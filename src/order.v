==> flow/design.v <==
module order (
    input  wire         SWC,
    input  wire         SWB,
    input  wire         SWA,
    input  wire         oriW3,
    input  wire         oriW2,
    input  wire         oriW1,
    input  wire         CLR,      
    input  wire         T3,       
    input  wire [3:0]   IRH,
    input  wire         C,
    input  wire         Z,
    output reg          DRW,
    output reg          PCINC,
    output reg          LPC,
    output reg          LAR,
    output reg          PCADD,
    output reg          ARINC,
    output reg          SELCTL,
    output reg          MEMW,
    output reg          LIR,
    output reg          LDZ,
    output reg          LDC,
    output reg          CIN,
    output reg  [3:0]   S,
    output reg          M,
    output reg          ABUS,
    output reg          SBUS,
    output reg          MBUS,
    output reg          SHORT,
    output reg          LONG,
    output reg          SEL0,
    output reg          SEL1,
    output reg          SEL2,
    output reg          SEL3,
    output reg          STOP
);
reg ST0;
reg [1:0] cnt;
wire ST0_next;
wire DRW_next, PCINC_next, LPC_next, LAR_next, PCADD_next, ARINC_next;
wire SELCTL_next, MEMW_next, LIR_next, LDZ_next, LDC_next, CIN_next;
wire [3:0] S_next;
wire M_next, ABUS_next, SBUS_next, MBUS_next, SHORT_next, LONG_next;
wire SEL0_next, SEL1_next, SEL2_next, SEL3_next, STOP_next;
wire SST0;
wire [2:0] SWCBA = {SWC, SWB, SWA};
wire write_reg_mode = (SWCBA == 3'b100);
wire read_reg_mode  = (SWCBA == 3'b011);
wire read_mem_mode  = (SWCBA == 3'b010);
wire write_mem_mode = (SWCBA == 3'b001);
wire fetch_exec_mode = (SWCBA == 3'b000);
wire W1, W2, W3;
assign W1 = ((write_reg_mode || read_reg_mode) && ((!oriW1 && !oriW2) || oriW2)) ||
            ((read_mem_mode || write_mem_mode) && ((!oriW1 && !oriW2) || oriW1)) ||
            (fetch_exec_mode  && (cnt == 2'b10) &&
            (((IRH == 4'b0101 || IRH == 4'b0110) && ((!oriW1 && !oriW2 && !oriW3) || oriW3)) ||
            ((IRH != 4'b0101 && IRH != 4'b0110) && ((!oriW1 && !oriW2 && !oriW3) || oriW2)))) ||
            (fetch_exec_mode  && (cnt == 2'b00 || cnt == 2'b01) );
assign W2 = (write_reg_mode || read_reg_mode || (fetch_exec_mode && (cnt == 2'b10)) ) && oriW1;
assign W3 = fetch_exec_mode && (cnt == 2'b10) && oriW2 && (IRH == 4'b0101 || IRH == 4'b0110);
assign SST0 = (write_reg_mode && !ST0 && W2) ||
              (read_mem_mode && !ST0 && W1) ||
              (write_mem_mode && !ST0 && W1) ||
              (fetch_exec_mode && !ST0 && W1);
assign ST0_next = SST0 ? 1'b1 :
                  (write_reg_mode && W2 && ST0) ? 1'b0 :
                  ST0;
assign DRW_next = (write_reg_mode) ||
                  (fetch_exec_mode && ST0 &&
                   ((IRH == 4'b0001 && W2) ||   
                    (IRH == 4'b0010 && W2) ||   
                    (IRH == 4'b0011 && W2) ||   
                    (IRH == 4'b0100 && W2) ||   
                    (IRH == 4'b0101 && W3)  ||   
                    (IRH == 4'b1101 && W2)  ||   
                    (IRH == 4'b1011 && W2) ||   
                    (IRH == 4'b1100 && W2)));   
assign PCINC_next = (fetch_exec_mode && ST0 && W1);
assign LPC_next = (fetch_exec_mode && !ST0 && W1) ||
                  (fetch_exec_mode && ST0 && IRH == 4'b1001 && W2);   
assign LAR_next = (read_mem_mode && !ST0 && W1) ||
                  (write_mem_mode && !ST0 && W1) ||
                  (fetch_exec_mode && ST0 &&
                   ((IRH == 4'b0101 && W2) ||   
                    (IRH == 4'b0110 && W2)));   
assign PCADD_next = (fetch_exec_mode && ST0 &&
                     ((IRH == 4'b0111 && C && W2) ||   
                      (IRH == 4'b1000 && Z && W2)));   
assign ARINC_next = (read_mem_mode && ST0 && W1) ||
                    (write_mem_mode && ST0 && W1);
assign SELCTL_next = write_reg_mode || read_reg_mode ||
                     read_mem_mode || write_mem_mode;
assign MEMW_next = (write_mem_mode && ST0 && W1) ||
                   (fetch_exec_mode && ST0 && IRH == 4'b0110 && W3);   
assign LIR_next = (fetch_exec_mode && ST0 && W1);
assign LDZ_next = (fetch_exec_mode && ST0 &&
                   ((IRH == 4'b0001 && W2) ||   
                    (IRH == 4'b0010 && W2) ||   
                    (IRH == 4'b0011 && W2) ||   
                    (IRH == 4'b0100 && W2) ||   
                    (IRH == 4'b1111 && W2) ||   
                    (IRH == 4'b1101 && W2)));   
assign LDC_next = (fetch_exec_mode && ST0 &&
                   ((IRH == 4'b0001 && W2) ||   
                    (IRH == 4'b0010 && W2) ||   
                    (IRH == 4'b1011 && W2) ||   
                    (IRH == 4'b1111 && W2) ||   
                    (IRH == 4'b0100 && W2)));   
assign CIN_next = (fetch_exec_mode && ST0 && IRH == 4'b0001 && W2);   
assign S_next = (fetch_exec_mode && ST0) ?
                (W1 ? 4'b0000 :
                 (IRH == 4'b0001) ? 4'b1001 :   
                 (IRH == 4'b0010) ? 4'b0110 :   
                 (IRH == 4'b0011) ? 4'b1011 :   
                 (IRH == 4'b0100) ? 4'b0000 :   
                 (IRH == 4'b0101)  ? 4'b1010 :   
                 (IRH == 4'b0110)  ? (W2 ? 4'b1111 : 4'b1010) :   
                 (IRH == 4'b1001) ? 4'b1111 :   
                 (IRH == 4'b1101)  ? 4'b1110 :   
                 (IRH == 4'b1010)? 4'b1111 :   
                 (IRH == 4'b1100) ? 4'b1010 :   
                 (IRH == 4'b1111) ? 4'b0110 :   
                 (IRH == 4'b1011) ? 4'b0000 :   
                 4'b0000) : 4'b0000;
assign M_next = (fetch_exec_mode && ST0 &&
                 ((IRH == 4'b0011 && W2) ||   
                  (IRH == 4'b0101 && W2)  ||   
                  (IRH == 4'b0110 && (W2 || W3)) ||   
                  (IRH == 4'b1001 && W2) ||   
                  (IRH == 4'b1101 && W2)  ||   
                  (IRH == 4'b1010 && W2)||   
                  (IRH == 4'b1011 && W2) ||   
                  (IRH == 4'b1100 && W2)));   
assign ABUS_next = (fetch_exec_mode && ST0 &&
                    ((IRH == 4'b0001 && W2) ||   
                     (IRH == 4'b0010 && W2) ||   
                     (IRH == 4'b0011 && W2) ||   
                     (IRH == 4'b0100 && W2) ||   
                     (IRH == 4'b0101 && W2)  ||   
                     (IRH == 4'b0110 && (W2 || W3)) ||   
                     (IRH == 4'b1001 && W2) ||   
                     (IRH == 4'b1101 && W2)  ||   
                     (IRH == 4'b1010 && W2)||   
                     (IRH == 4'b1011 && W2) ||   
                     (IRH == 4'b1111 && W2) ||   
                     (IRH == 4'b1100 && W2)));   
assign SBUS_next = (write_reg_mode) ||
                   (read_mem_mode && !ST0 && W1) ||
                   (write_mem_mode && W1) ||
                   (fetch_exec_mode && !ST0 && W1);
assign MBUS_next = (read_mem_mode && ST0 && W1) ||
                   (fetch_exec_mode && ST0 && IRH == 4'b0101 && W3);   
assign SHORT_next = (read_mem_mode) || (write_mem_mode) ||
                    (fetch_exec_mode && !ST0 && W1);
assign LONG_next = (fetch_exec_mode && ST0 &&
                    ((IRH == 4'b0101 && W2) ||   
                     (IRH == 4'b0110 && W2)));   
assign SEL0_next = (write_reg_mode && W1) ||
                   (read_reg_mode);
assign SEL1_next = (write_reg_mode && ((!ST0 && W1) || (ST0 && W2))) ||
                   (read_reg_mode && W2);
assign SEL2_next = (write_reg_mode && W2);
assign SEL3_next = (write_reg_mode && ST0) ||
                   (read_reg_mode && W2);
assign STOP_next = write_reg_mode || read_reg_mode ||
                   read_mem_mode || write_mem_mode ||
                   (fetch_exec_mode && !ST0) ||
                   (fetch_exec_mode && ST0 && IRH == 4'b1110);   
always @(negedge T3 or negedge CLR) begin
    if (!CLR) begin
        ST0    <= 1'b0;
        DRW    <= 1'b0;
        PCINC  <= 1'b0;
        LPC    <= 1'b0;
        LAR    <= 1'b0;
        PCADD  <= 1'b0;
        ARINC  <= 1'b0;
        SELCTL <= 1'b0;
        MEMW   <= 1'b0;
        LIR    <= 1'b0;
        LDZ    <= 1'b0;
        LDC    <= 1'b0;
        CIN    <= 1'b0;
        S      <= 4'b0;
        M      <= 1'b0;
        ABUS   <= 1'b0;
        SBUS   <= 1'b0;
        MBUS   <= 1'b0;
        SHORT  <= 1'b0;
        LONG   <= 1'b0;
        SEL0   <= 1'b0;
        SEL1   <= 1'b0;
        SEL2   <= 1'b0;
        SEL3   <= 1'b0;
        STOP   <= 1'b0;
        cnt    <= 2'b00;
    end else begin
        if (cnt == 2'b00 || cnt == 2'b01) begin
            cnt <= cnt + 2'b01;
        end else begin
        end
        ST0    <= ST0_next;
        DRW    <= DRW_next;
        PCINC  <= PCINC_next;
        LPC    <= LPC_next;
        LAR    <= LAR_next;
        PCADD  <= PCADD_next;
        ARINC  <= ARINC_next;
        SELCTL <= SELCTL_next;
        MEMW   <= MEMW_next;
        LIR    <= LIR_next;
        LDZ    <= LDZ_next;
        LDC    <= LDC_next;
        CIN    <= CIN_next;
        S      <= S_next;
        M      <= M_next;
        ABUS   <= ABUS_next;
        SBUS   <= SBUS_next;
        MBUS   <= MBUS_next;
        SHORT  <= SHORT_next;
        LONG   <= LONG_next;
        SEL0   <= SEL0_next;
        SEL1   <= SEL1_next;
        SEL2   <= SEL2_next;
        SEL3   <= SEL3_next;
        STOP   <= STOP_next;
    end
end
endmodule
Tool chain data of order
The steps from the RTL of order to its reports follow in flow order.
Lines are those of the file above, counted from 1.
Cell names lack the library's common part.
{ "design": {"top_module": "order", "clock_port": "T3", "library": "sky130hd", "lib_corner": "tt_025C_1v80"} }

Elaborated design
Yosys after proc, flatten, opt, wreduce and memory -nomap, before mapping. Memory bits, and registers merged into a memory's read port (data or address), are not among the register bits. Print and check cells are not counted. Equal cells are merged and count once.
{ "op_classes": {"n_eq": 23, "n_mux": 16, "add_sub_neg": 1, "reduce_and_logical": 142} }
{ "op_table": {"columns": ["operator", "n"], "rows": [
  ["1-bit logical AND", 70],
  ["1-bit logical OR", 65],
  ["4-bit two-way mux", 12],
  ["4-bit equality test (second input constant)", 8],
  ["4-bit by 3-bit equality test with 1-bit output (second input constant)", 4],
  ["4-bit by 2-bit equality test with 1-bit output (second input constant)", 2],
  ["4-bit by 3-bit != test with 1-bit output (second input constant)", 2],
  ["3-bit by 2-bit equality test with 1-bit output (second input constant)", 2],
  ["3-bit two-way mux", 2],
  ["1-bit zero test", 4],
  ["4-bit by 1-bit equality test with 1-bit output (second input constant)", 1],
  ["3-bit by 1-bit equality test with 1-bit output (second input constant)", 1],
  ["3-bit equality test (second input constant)", 1],
  ["3-bit zero test", 1],
  ["2-bit by 1-bit adder with 2-bit output (second input constant)", 1],
  ["2-bit by 1-bit equality test with 1-bit output (second input constant)", 1],
  ["2-bit equality test (second input constant)", 1],
  ["2-bit zero test", 1],
  ["2-bit nonzero test", 1],
  ["1-bit two-way mux", 2]
]} }
{ "word_totals": {"output_inout_bits": 27, "regBits": 29, "in_bits": 14, "word_cells": 207} }

Longest topological paths
Depth = most cells in a row (Yosys ltp): at word level without a register or memory, in the mapped netlist without a sequential cell, where the memories' decode and read muxes count.
{ "logic_depth": {"ltp_word": 17, "ABC_AREA": 0, "ltp_mapped": 7, "depth_no_buf": 7} }

Netlist
Yosys stat after the flow's synthesis: flattened, memories mapped to cells. It holds for the ABC_AREA given above (unset counts as 0); a run with the other value may have another netlist.
Totals and module areas in this step are rounded.
{ "mapped": {"ff_cells": 29, "seq_area_um2": 725.7, "n_buf": 15, "yosys_area_um2": 1642, "stdcells": 179} }
{ "types": {"columns": ["cell_type", "n", "type_area_um2"], "rows": [
  ["dfrtn_1", 29, 725.696],
  ["a21oi_1", 19, 95.091],
  ["nor2_1", 20, 75.072],
  ["o21ai_0", 10, 50.048],
  ["nand2_1", 12, 45.043],
  ["ha_1", 3, 37.536],
  ["nor2b_1", 5, 31.28],
  ["buf_4", 4, 30.029],
  ["inv_1", 7, 26.275],
  ["xnor2_1", 3, 26.275],
  ["nor3_1", 5, 25.024],
  ["o22ai_1", 4, 25.024],
  ["buf_6", 2, 22.522],
  ["clkbuf_1", 6, 22.522],
  ["mux2_2", 2, 22.522],
  ["a2bb2o_4", 1, 20.019],
  ["nand3_1", 4, 20.019],
  ["nor2_8", 1, 20.019]
]} }
Other cell types: 30; their cells: 42.

Memo
Re: implementation data of order

Settings and measured results of 2 stored flow runs for module order (sky130hd), not sorted in any way. The constraints put input and output delay at 20% of the set period each and load the outputs with 0.01 pF.
By "power_total_uw" is meant OpenSTA's value without simulated activity: inputs other than the clock are taken to toggle once in ten clock periods, and the tool carries that through the logic.
The measured numbers are rounded.
[
  {
    "run": "run 1",
    "settings": { "period_ns": 3.87, "CORE_UTILIZATION": 28, "SETUP_SLACK_MARGIN": 1.11, "PLACE_DENSITY": 0.4, "HOLD_SLACK_MARGIN": 0.22, "CORE_MARGIN": 10, "CELL_PAD_IN_SITES_GLOBAL_PLACEMENT": 3, "CELL_PAD_IN_SITES_DETAIL_PLACEMENT": 2, "TNS_END_PERCENT": 15, "GPL_ROUTABILITY_DRIVEN": 1, "MIN_ROUTING_LAYER": "met2", "MAX_ROUTING_LAYER": "met5", "CAP_MARGIN": 20, "SLEW_MARGIN": 20 },
    "results": { "synthArea_um2": 1642, "fin_hold_ws_ns": 0.468, "layout_utilization_pct": 52.7, "fin_ws_ns": 0.123, "power_total_uw": 923.2, "tns_ns": 0.000, "die_um2": 9326, "stdcell_area_um2": 2957 }
  },
  {
    "run": "run 2",
    "settings": { "period_ns": 6.31, "CORE_UTILIZATION": 56, "SETUP_SLACK_MARGIN": -0.19, "PLACE_DENSITY": 0.45, "HOLD_SLACK_MARGIN": 0.29, "CORE_ASPECT_RATIO": 1.88, "CELL_PAD_IN_SITES_GLOBAL_PLACEMENT": 1, "CELL_PAD_IN_SITES_DETAIL_PLACEMENT": 2, "GPL_ROUTABILITY_DRIVEN": 0, "CTS_CLUSTER_SIZE": 34, "SLEW_MARGIN": 5, "CAP_MARGIN": 20, "CORE_MARGIN": 2 },
    "outcome": "no results, placement failed with DPL-0033"
  }
]
